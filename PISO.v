==> flow/design.v <==
module PISO #(
    parameter N = 64,            
    parameter DATA_WIDTH = 16,
    parameter DELAY_CYCLES = 0   
)(
    input clk,
    input rst,
    input start,
    input [N-1:0] data_in,
    output reg [DATA_WIDTH-1:0] data_out,
    output reg valid
);
    reg [N-1:0] queue;
    reg [$clog2(N/DATA_WIDTH):0] shift_count;
    reg [$clog2(DELAY_CYCLES+1):0] delay_count;
    reg active;
    always @(posedge clk) begin
        if (rst) begin
            queue <= 0;
            shift_count <= 0;
            delay_count <= 0;
            data_out <= 0;
            valid <= 0;
            active <= 0;
        end
        else if (start && !active) begin
            queue <= data_in;
            delay_count <= 0;
            shift_count <= 0;
            active <= 1;
            valid <= 0;
        end
        else if (active) begin
            if (delay_count < DELAY_CYCLES) begin
                delay_count <= delay_count + 1;
                valid <= 0;
            end
            else if (shift_count < N/DATA_WIDTH) begin
                data_out <= queue[DATA_WIDTH-1:0];
                queue <= queue >> DATA_WIDTH;
                shift_count <= shift_count + 1;
                valid <= 1;
            end
            else begin
                valid <= 0;
            end
        end
    end
endmodule
# Tool chain data of PISO
# Tool output for the design above, in the order of the flow.
# Lines are those of the file above, counted from 1.
# Library cell names are shortened.
# Not given: -
[inputs]
top_module = "PISO"
clk_port = "clk"
cell_library = "sky130hd"
lib_corner = "tt_025C_1v80"

# Elaborated design
# Counts by Yosys on the flattened word-level netlist (proc, flatten, opt, wreduce; memories kept). Register bits leave out memories and registers merged into their read ports (data or address). Print and check cells are left out. Cells with the same type and inputs are merged into one.
[bits]
regBits = 86
word_cells = 28
[op_classes]
addsub = 2
n_mux = 6
equal = 1
reduce_and_logical = 9
bitwise = 2
n_cmp = 2
[op_table]
columns = ["op", "count"]
rows = [
  ["2-to-1 mux 64 bit", 4],
  ["AND reduction 3 bit", 2],
  ["nonzero test 2 bit", 2],
  ["AND reduction 4 bit", 1],
  ["adder 3 x 1 -> 3 bit with constant B", 1],
  ["< comparator 3 bit with constant B", 1],
  ["inverter 1 bit", 2],
  ["inequality test 2 bit with constant B", 1],
  ["AND reduction 2 bit", 1],
  ["OR reduction 2 bit", 1],
  ["2-to-1 mux 1 bit", 2],
  ["adder 1 bit with constant B", 1],
  ["< comparator 1 bit with constant B", 1],
  ["logical AND 1 bit", 1],
  ["zero test 1 bit", 1],
]

# Longest topological paths
# Longest topological path by Yosys (ltp), each cell counted once; first at word level (registers and memories cut), then after technology mapping (sequential cells cut; the memories' decode and read muxes count).
[depth]
ltp_word = 5
abc_area = 0
ltp_mapped = 6

# Synthesis result
# Yosys stat after the flow's synthesis: flattened, memories mapped to cells. It holds for the ABC_AREA given above (unset counts as 0); a run with the other value may have another netlist.
# The area totals of this step are shown rounded.
[synth_totals]
yosys_area_mm2 = 0.00358
seqArea_mm2 = 0.0017
buf_cells = 40
cells = 422
flip_flops = 85
[by_type]
columns = ["cell", "count"]
rows = [
  ["dfxtp_1", 85],
  ["nand2_1", 132],
  ["a311oi_2", 29],
  ["a21oi_1", 39],
  ["nor2_1", 46],
  ["a311oi_1", 13],
  ["buf_2", 22],
  ["nand3_1", 22],
  ["buf_6", 6],
  ["a22oi_1", 7],
  ["clkbuf_1", 9],
  ["buf_4", 2],
  ["ha_1", 1],
  ["nand2b_1", 2],
  ["mux2i_1", 1],
  ["nor3_1", 2],
  ["and2b_2", 1],
  ["xnor2_1", 1],
]
# Not listed: further types 2, cells in them 2.

# Timing after synthesis
# OpenSTA on the mapped netlist: ideal clock, no wires. The path of least setup slack (recovery checks aside). Input and output delay are each 20% of the period. Register names are those of the netlist, which keeps one name where synthesis merged equal registers.
[synth_timing]
kind = "register to register"
start = "register active"
end = "register shift_count[2]"
stages = 7
required_time_ps = 1182
clock_period_ps = 1310
arrival_time_ps = 1046
path_slack_ps = 136
path_buffers = 3
delay_ps = 1174
synth_period_reached_ps = 1174
# "delay_ps" is the arrival time less input delay plus setup time.
# "stages": output pins that drive a net of the path, with the launching flip-flop's if there is one; two outputs of one cell count as two.
# "synth_period_reached_ps" = period - worst setup slack (recovery checks aside). The figure is calculated, with input and output delays left at 20% of the set period.
# Between the ends stands the longest chain of elaborated cells between them, by number of cells; it is not shown to be the way that was timed. Of several equally long chains one is given.
# A line is the first line of the expression or statement that the cell stems from. Yosys adds cells for indexed reads and writes and turns some case tables into memories.
# At most two assigning lines are given for a register; there are more.
[synth_via]
path_cell_list = "dfxtp_1 nand2b_1 buf_4 buf_6 buf_6 a22oi_1 nor2_1"
elab_chain_len = 3
cells_between = 4
classes_between = "reduce/logical: 4"
[synth_rtl]
columns = ["item", "line", "rtl"]
rows = [
  ["start, declared", 16, "reg active;"],
  ["start, assigned", 24, "active <= 0;"],
  ["start, assigned", 30, "active <= 1;"],
  ["zero test 1 bit", 26, "else if (start && !active) begin"],
  ["logical AND 1 bit", 26, ""],
  ["OR reduction 2 bit", "-", ""],
  ["end, assigned", 29, "shift_count <= 0;"],
  ["end, assigned", 41, "shift_count <= shift_count + 1;"],
  ["end, declared", 14, "reg [$clog2(N/DATA_WIDTH):0] shift_count;"],
]

# Path in the finished layout
# Path of least setup slack in the final report of job 1 (OpenROAD, finished layout, wires in). Where an end is a register, its clock arrival counts in the times.
# The path's times are printed in steps of 10 ps; the period is the one set.
[layout_timing]
kind = "register to register"
start = "register shift_count[2]"
end = "register queue[36]"
stages = 6
path_buffers = 2
clock_period_ps = 1180
path_slack_ps = -150
arrival_time_ps = 1590
required_time_ps = 1440
# Between the ends stands the longest chain of elaborated cells between them, by number of cells; it is not shown to be the way that was timed. Of several equally long chains one is given.
# At most two assigning lines are given for a register; there are more.
[layout_via]
path_cell_list = "dfxtp_2 and2b_4 buf_12 clkbuf_16 nand2_1 a311oi_2"
elab_chain_len = 5
cells_between = 7
classes_between = "compare: 1; mux: 4; reduce/logical: 2"
[layout_rtl]
columns = ["item", "line", "rtl"]
rows = [
  ["start, declared", 14, "reg [$clog2(N/DATA_WIDTH):0] shift_count;"],
  ["start, assigned", 20, "shift_count <= 0;"],
  ["start, assigned", 41, "shift_count <= shift_count + 1;"],
  ["< comparator 3 bit", 38, "else if (shift_count < N/DATA_WIDTH) begin"],
  ["2-to-1 mux 64 bit", 38, ""],
  ["2-to-1 mux 64 bit", 34, "if (delay_count < DELAY_CYCLES) begin"],
  ["2-to-1 mux 64 bit", 33, "else if (active) begin"],
  ["2-to-1 mux 64 bit", 26, "else if (start && !active) begin"],
  ["end, assigned", 27, "queue <= data_in;"],
  ["end, assigned", 40, "queue <= queue >> DATA_WIDTH;"],
  ["end, declared", 13, "reg [N-1:0] queue;"],
]

Wiki page: PISO / flow data

Module PISO, platform sky130hd: 2 stored runs of the flow (Yosys, OpenROAD) with differing settings, in no particular order. Input and output delays are each 20% of the period that was set; the output load is 0.01 pF.
By "achievedPeriod_ps" is meant the clock period of the run minus its worst setup slack. This is arithmetic on one report: input and output delays are still those of the set period (20% each).
"total_power_uw" is the tool's figure for a default switching activity; nothing was simulated.
Results are given in rounded form.

# job 1
==> flow/run.sh <==
#!/bin/bash
# the make line also repeats the synthesis and layout settings of config.mk as NAME=value (left out here)
make -C /OpenROAD-flow-scripts/flow DESIGN_CONFIG=/design/flow/config.mk WORK_HOME=/design/flow/orfs CLKGATE_MAP_FILE= finish
==> flow/config.mk <==
export PLATFORM = sky130hd
export DESIGN_NAME = PISO
export DESIGN_NICKNAME = PISO
export VERILOG_FILES = /design/flow/design.v
export SDC_FILE = /design/flow/constraint.sdc
export NUM_CORES = 4
export LEC_CHECK = 0
export CAP_MARGIN = 20
export CORE_MARGIN = 2
export CORE_UTILIZATION = 40
export SLEW_MARGIN = 20
==> flow/constraint.sdc <==
create_clock -name core_clock -period 1.18 [get_ports {clk}]
set_input_delay 0.2360 -clock core_clock [delete_from_list [all_inputs] [get_ports {clk}]]
set_output_delay 0.2360 -clock core_clock [all_outputs]
set_load 0.01 [all_outputs]

==> job 1: results <==
final_setup_ws_ps=-152
total_power_uw=6520
achievedPeriod_ps=1332
tns_ps=-4610
post_synth_area_mm2=0.00358
stdcell_area_mm2=0.00548
fin_hold_ws_ps=255
die_footprint_mm2=0.00971

# job 2
==> flow/run.sh <==
#!/bin/bash
# the make line also repeats the synthesis and layout settings of config.mk as NAME=value (left out here)
make -C /OpenROAD-flow-scripts/flow DESIGN_CONFIG=/design/flow/config.mk WORK_HOME=/design/flow/orfs CLKGATE_MAP_FILE= finish
==> flow/config.mk <==
export PLATFORM = sky130hd
export DESIGN_NAME = PISO
export DESIGN_NICKNAME = PISO
export VERILOG_FILES = /design/flow/design.v
export SDC_FILE = /design/flow/constraint.sdc
export NUM_CORES = 4
export LEC_CHECK = 0
export CAP_MARGIN = 35
export CELL_PAD_IN_SITES_GLOBAL_PLACEMENT = 1
export CORE_ASPECT_RATIO = 1.84
export CORE_MARGIN = 3
export CORE_UTILIZATION = 58
export CTS_CLUSTER_SIZE = 47
export MAX_ROUTING_LAYER = met4
export MIN_ROUTING_LAYER = met1
export PLACE_DENSITY_LB_ADDON = 0.12
export SLEW_MARGIN = 15
==> flow/constraint.sdc <==
create_clock -name core_clock -period 0.944 [get_ports {clk}]
set_input_delay 0.1888 -clock core_clock [delete_from_list [all_inputs] [get_ports {clk}]]
set_output_delay 0.1888 -clock core_clock [all_outputs]
set_load 0.01 [all_outputs]

==> job 2: results <==
outcome="stopped before the end: placement reported FLW-0024"
